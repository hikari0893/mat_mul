==> flow/design.v <==
module Sum_Block
(
input src_clk, we_in, state,
input signed [((32*8)-1):0] PRODUCT_0,
input signed [((32*8)-1):0] PRODUCT_1,
output we_out_final, 
output signed [((32*8)-1):0] MATRIX_COEFFICIENT
);
wire we_out0;
wire we_out1;
wire we_out2;
wire we_out3;
wire we_out4;
wire we_out12;
wire we_out13;
wire we_out14;
wire signed [((32*4)-1):0] sum_0;
wire signed [((32*4)-1):0] sum_1;
wire signed [((32*2)-1):0] sum_2;
wire signed [((32*2)-1):0] sum_3;
wire signed [((32)-1):0] sum_4;
wire signed [((32)-1):0] sum_5;
pipe_Sum_0  Firstsum_0
(
    .clk (src_clk),
    .In_1 (PRODUCT_0),
    .we_in(we_out1),
    .we_out(we_out2),
    .partial_sum_0 (sum_0)
);
pipe_Sum_0  Firstsum_1
(
    .clk (src_clk),
    .In_1 (PRODUCT_1),
    .we_in(we_out1),
    .we_out(we_out12),
    .partial_sum_0 (sum_1)
);
pipe_Sum_1 Secondsum_0
(
    .clk (src_clk),
    .In_2 (sum_0),
    .we_in(we_out2),
    .we_out(we_out3),
    .partial_sum_1 (sum_2)
);
pipe_Sum_1 Secondsum_1
(
    .clk  (src_clk),
    .In_2 (sum_1),
    .we_in(we_out12),
    .we_out (we_out13),
    .partial_sum_1 (sum_3)
);
pipe_Sum_2 Thirdsum_0
(
    .clk (src_clk),    
    .In_3 (sum_2),
    .we_in(we_out3),
    .we_out(we_out4),
    .partial_sum_2 (sum_4)
);
pipe_Sum_2 Thirdsum_1
(
    .clk (src_clk),    
    .In_3 (sum_3),
    .we_in(we_out13),
    .we_out (we_out14),
    .partial_sum_2 (sum_5)
);
pipe_Sum_3 Result
( 
    .clk (src_clk),
    .we_in1(we_out4),
    .we_in2(we_out14),
	 .state(sate),
    .partial_sum_2 (sum_4),
    .partial_sum_3 (sum_5),
    .we_out(we_out_final),
    .result (MATRIX_COEFFICIENT)
);
endmodule
module pipe_Sum_0 
(
input clk, we_in,
input signed [((32*8)-1):0] In_1,
output reg we_out,
output signed [((4*32) - 1):0] partial_sum_0
);
reg signed[(32-1):0] buffer [0:(8 - 1)];
reg signed [32:0] suma_acumulada [0:3]; 
always @(*)
begin
    buffer[0] = In_1 [31:0];
    buffer[1] = In_1 [63:32];
    buffer[2] = In_1 [95:64];
    buffer[3] = In_1 [127:96];
    buffer[4] = In_1 [159:128];
    buffer[5] = In_1 [191:160];
    buffer[6] = In_1 [223:192];
    buffer[7] = In_1 [255:224];
end
always @(posedge clk) 
begin
        we_out <= we_in;
        suma_acumulada[0] <= buffer[0] + buffer[1];
        suma_acumulada[1] <= buffer[2] + buffer[3];
        suma_acumulada[2] <= buffer[4] + buffer[5];
        suma_acumulada[3] <= buffer[6] + buffer[7];
end
assign partial_sum_0 [31:0]   = {suma_acumulada[0][32:22],suma_acumulada[0][21:1]};
assign partial_sum_0 [63:32]  = {suma_acumulada[1][32:22],suma_acumulada[1][21:1]};
assign partial_sum_0 [95:64]  = {suma_acumulada[2][32:22],suma_acumulada[2][21:1]};
assign partial_sum_0 [127:96] = {suma_acumulada[3][32:22],suma_acumulada[3][21:1]};                        
endmodule
module pipe_Sum_1
(
input clk, we_in,
input signed [((32*4)-1):0] In_2,
output reg we_out,
output signed [((32*2)-1):0] partial_sum_1
);
reg signed [(32-1):0] buffer_1 [0:((8/2) - 1)];
reg signed [32:0] suma_acumulada_1 [0:((8/4) - 1)];
always @(*)
begin
    buffer_1[0] = In_2 [31:0];
    buffer_1[1] = In_2 [63:32];
    buffer_1[2] = In_2 [95:64];
    buffer_1[3] = In_2 [127:96];
end
always @(posedge clk) 
begin
         we_out <= we_in;
        suma_acumulada_1[0] <= buffer_1[0] + buffer_1[1];
        suma_acumulada_1[1] <= buffer_1[2] + buffer_1[3];
end
assign partial_sum_1[31:0]  = {suma_acumulada_1[0][32:22], suma_acumulada_1[0][21:1]};
assign partial_sum_1[63:32] = {suma_acumulada_1[1][32:22], suma_acumulada_1[1][21:1]};
endmodule
module pipe_Sum_2 
(
input clk, we_in,   
input signed [((32*2)-1):0] In_3,
output reg we_out,
output signed [((32)-1):0] partial_sum_2
);
reg signed [((32)-1):0] buffer_2 [0:1];
reg signed [32:0] temp;
always @(*)
begin
    buffer_2[0] = In_3[31:0];
    buffer_2[1] = In_3[63:32];
end
always @(posedge clk) 
begin
     we_out <= we_in;
    temp <= buffer_2[0] + buffer_2[1];
end   
assign partial_sum_2 = {temp[32:22], temp[21:1]};
endmodule
module pipe_Sum_3
( 
 input clk, we_in1, we_in2, state,
 input signed [((32)-1):0] partial_sum_2,
 input signed [((32)-1):0] partial_sum_3,
output reg we_out,
 output signed [((32)-1):0] result
);
reg signed [32:0] temp;
always @(posedge clk)
begin 
     if (we_in1 == 1 && we_in2==1)
	      we_out <= 1'b1;
	  else
	      we_out <= 1'b0;
		if (!state)
         temp <= partial_sum_2 - partial_sum_3;
	  else
	      temp <= partial_sum_2 + partial_sum_3;
end
assign result = {temp[32:22],temp[21:1]};
endmodule
# [Step by step through the tools: Sum_Block]
# The steps from the RTL of Sum_Block to its reports follow in flow order.
# Lines are those of the file above, counted from 1.
# Operators: Yosys type, input widths -> output width; for muxes data width and select width s.
# The mark -- stands for no value.
[design] design="Sum_Block" clock_port="src_clk" lib="sky130hd" corner="tt_025C_1v80"

# [Word level]
# Yosys after proc, flatten, opt, wreduce and memory -nomap, before mapping. Enables and synchronous resets that opt folds into registers are not counted as muxes. Print and check cells are not counted. Equal cells are merged and count once.
[op_classes] addsub=16 n_mux=2
[ops] cell="$add 32x32->33" n=15
[ops] cell="$sub 32x32->33" n=1
[ops] cell="$mux 33" n=1
[ops] cell="$mux 1" n=1
[word_totals] out_inout_bits=257 reg_bits=499 elab_cells=37 in_bits=515

# [Longest topological paths]
# Depth = most cells in a row (Yosys ltp): at word level without a register or memory, in the mapped netlist without a sequential cell, where the memories' decode and read muxes count.
[depth] depth_word=2 ABC_AREA=1 mapped_depth=15 depth_no_buf=15

# [Mapped cells and area]
# Source: synth_stat.txt of the flow (Yosys; design flattened, memories mapped). It holds for the ABC_AREA given above (unset counts as 0); a run with the other value may have another netlist.
[types] cell="sky130_fd_sc_hd__nand2_1" n=3565 area_total_um2=1.34E+04
[types] cell="sky130_fd_sc_hd__dfxtp_1" n=480 area_total_um2=9.61E+03
[types] cell="sky130_fd_sc_hd__inv_1" n=1872 area_total_um2=7.03E+03
[types] cell="sky130_fd_sc_hd__ha_1" n=465 area_total_um2=5818.08
[types] cell="sky130_fd_sc_hd__nor2_1" n=662 area_total_um2=2.48E+03
[types] cell="sky130_fd_sc_hd__xor2_1" n=239 area_total_um2=2.09E+03
[types] cell="sky130_fd_sc_hd__buf_4" n=225 area_total_um2=1689.12
[types] cell="sky130_fd_sc_hd__nand3_1" n=311 area_total_um2=1.56E+03
[types] cell="sky130_fd_sc_hd__a21oi_1" n=285 area_total_um2=1.43E+03
[types] cell="sky130_fd_sc_hd__nand2_2" n=204 area_total_um2=1.28E+03
[types] cell="sky130_fd_sc_hd__fa_1" n=15 area_total_um2=300.288
[types] cell="sky130_fd_sc_hd__and3_1" n=30 area_total_um2=187.68
[types] cell="sky130_fd_sc_hd__nand4_1" n=30 area_total_um2=187.68
[types] cell="sky130_fd_sc_hd__xnor2_1" n=16 area_total_um2=140.134
[types] cell="sky130_fd_sc_hd__nand2_4" n=12 area_total_um2=135.13
[types] cell="sky130_fd_sc_hd__o21bai_1" n=15 area_total_um2=112.608
[types] cell="sky130_fd_sc_hd__and2_1" n=15 area_total_um2=93.84
[types] cell="sky130_fd_sc_hd__or2_1" n=15 area_total_um2=93.84
# Other cell types: 7; their cells: 56.
[mapped] buf_cells=225 mapped_area_um2=47914.7 ff_cells=480 mapped_cells=8512

# [Path before layout]
# Source: OpenSTA report_checks on the synthesized netlist (no wires, ideal clock, input and output delay 20% of the period each), path of least setup slack; recovery checks are left aside. Register names are those of the netlist, which keeps one name where synthesis merged equal registers.
[synth_path] path_type="reg-to-output" startpoint="register Result.temp[32]" endpoint="output port MATRIX_COEFFICIENT[100]" path_stages=2 output_delay_ns=1.554 clock_period_ns=7.77 path_buffers=1 path_delay_ns=4.490 t_required_ns=6.216 arrival_ns=4.490 setup_slack_ns=1.726 synth_period_reached_ns=6.044
# "path_delay_ns" is the arrival time less input delay plus setup time.
# At an output port there is no setup time.
# "path_stages": output pins that drive a net of the path, with the launching flip-flop's if there is one; two outputs of one cell count as two.
# "synth_period_reached_ns" is the clock period less the worst setup slack; recovery checks do not enter. This is arithmetic on one report: input and output delays are still those of the set period (20% each).
[synth_between] path_cell_list="sky130_fd_sc_hd__dfxtp_1 -> sky130_fd_sc_hd__buf_4" elab_chain_cells=0 cone_cells=0
[synth_lines] element="start, declared" line_no=170 source="reg signed [32:0] temp;"
[synth_lines] element="start, assigned" line_no=178 source="temp <= partial_sum_2 - partial_sum_3;"
[synth_lines] element="start, assigned" line_no=180 source="temp <= partial_sum_2 + partial_sum_3;"
[synth_lines] element="end, declared" line_no=7 source="output signed [((32*8)-1):0] MATRIX_COEFFICIENT"

# [Timing after layout]
# From the final timing report of stored run 1: the path of least setup slack in the routed layout; clock arrival at registers is part of the times.
[layout_path] path_type="reg-to-output" startpoint="register Result.temp[32]" endpoint="output port MATRIX_COEFFICIENT[126]" clock_period_ns=7.35 output_delay_ns=1.47 path_buffers=2 arrival_ns=2.89 t_required_ns=5.88 setup_slack_ns=2.99 path_stages=3
[layout_between] path_cell_list="sky130_fd_sc_hd__dfxtp_4 -> sky130_fd_sc_hd__buf_6 -> sky130_fd_sc_hd__clkdlybuf4s50_1" elab_chain_cells=0 cone_cells=0
[layout_lines] element="start, declared" line_no=170 source="reg signed [32:0] temp;"
[layout_lines] element="start, assigned" line_no=178 source="temp <= partial_sum_2 - partial_sum_3;"
[layout_lines] element="start, assigned" line_no=180 source="temp <= partial_sum_2 + partial_sum_3;"
[layout_lines] element="end, declared" line_no=7 source="output signed [((32*8)-1):0] MATRIX_COEFFICIENT"

# Design Sum_Block on sky130hd. What follows are 2 stored runs of the flow, each under its own settings; their order means nothing. The constraints put input and output delay at 20% of the set period each and load the outputs with 0.01 pF.
# "worst_path_allowed_less_slack_ns" is the time allowed to the run's worst setup path (the clock period less input and output delay, where it has them) less its slack. Clock arrival times count: a late capture clock shortens it, a late launch clock lengthens it.
run="stored run 1" settings period_ns=7.35 CORE_UTILIZATION=24 SETUP_SLACK_MARGIN=1.09 PLACE_DENSITY_LB_ADDON=0.1 CORE_ASPECT_RATIO=0.67 CELL_PAD_IN_SITES_DETAIL_PLACEMENT=1 ABC_AREA=1 GPL_TIMING_DRIVEN=1 CAP_MARGIN=20 MAX_ROUTING_LAYER="met5" CORE_MARGIN=2 SLEW_MARGIN=20
run="stored run 1" results finalUtil_frac=0.298 synthArea_um2=47914.7 design_die_area_um2=203306.0 total_negative_slack_ns=0.000 worst_path_allowed_less_slack_ns=2.89 worst_setup_path_type="reg-to-output" fin_hold_ws_ns=0.583 fin_ws_ns=2.994
run="stored run 2" settings period_ns=10.1 CORE_UTILIZATION=24 SETUP_SLACK_MARGIN=2.26 PLACE_DENSITY=0.44 CELL_PAD_IN_SITES_DETAIL_PLACEMENT=1 ABC_AREA=1 CTS_CLUSTER_SIZE=32 CTS_CLUSTER_DIAMETER=178 SLEW_MARGIN=0 MIN_ROUTING_LAYER="met2" MAX_ROUTING_LAYER="met5" CAP_MARGIN=20 CORE_MARGIN=2
run="stored run 2" results finalUtil_frac=0.29 synthArea_um2=47914.7 design_die_area_um2=203234.0 total_negative_slack_ns=0.000 worst_path_allowed_less_slack_ns=2.90 worst_setup_path_type="reg-to-output" fin_hold_ws_ns=0.576 fin_ws_ns=5.176
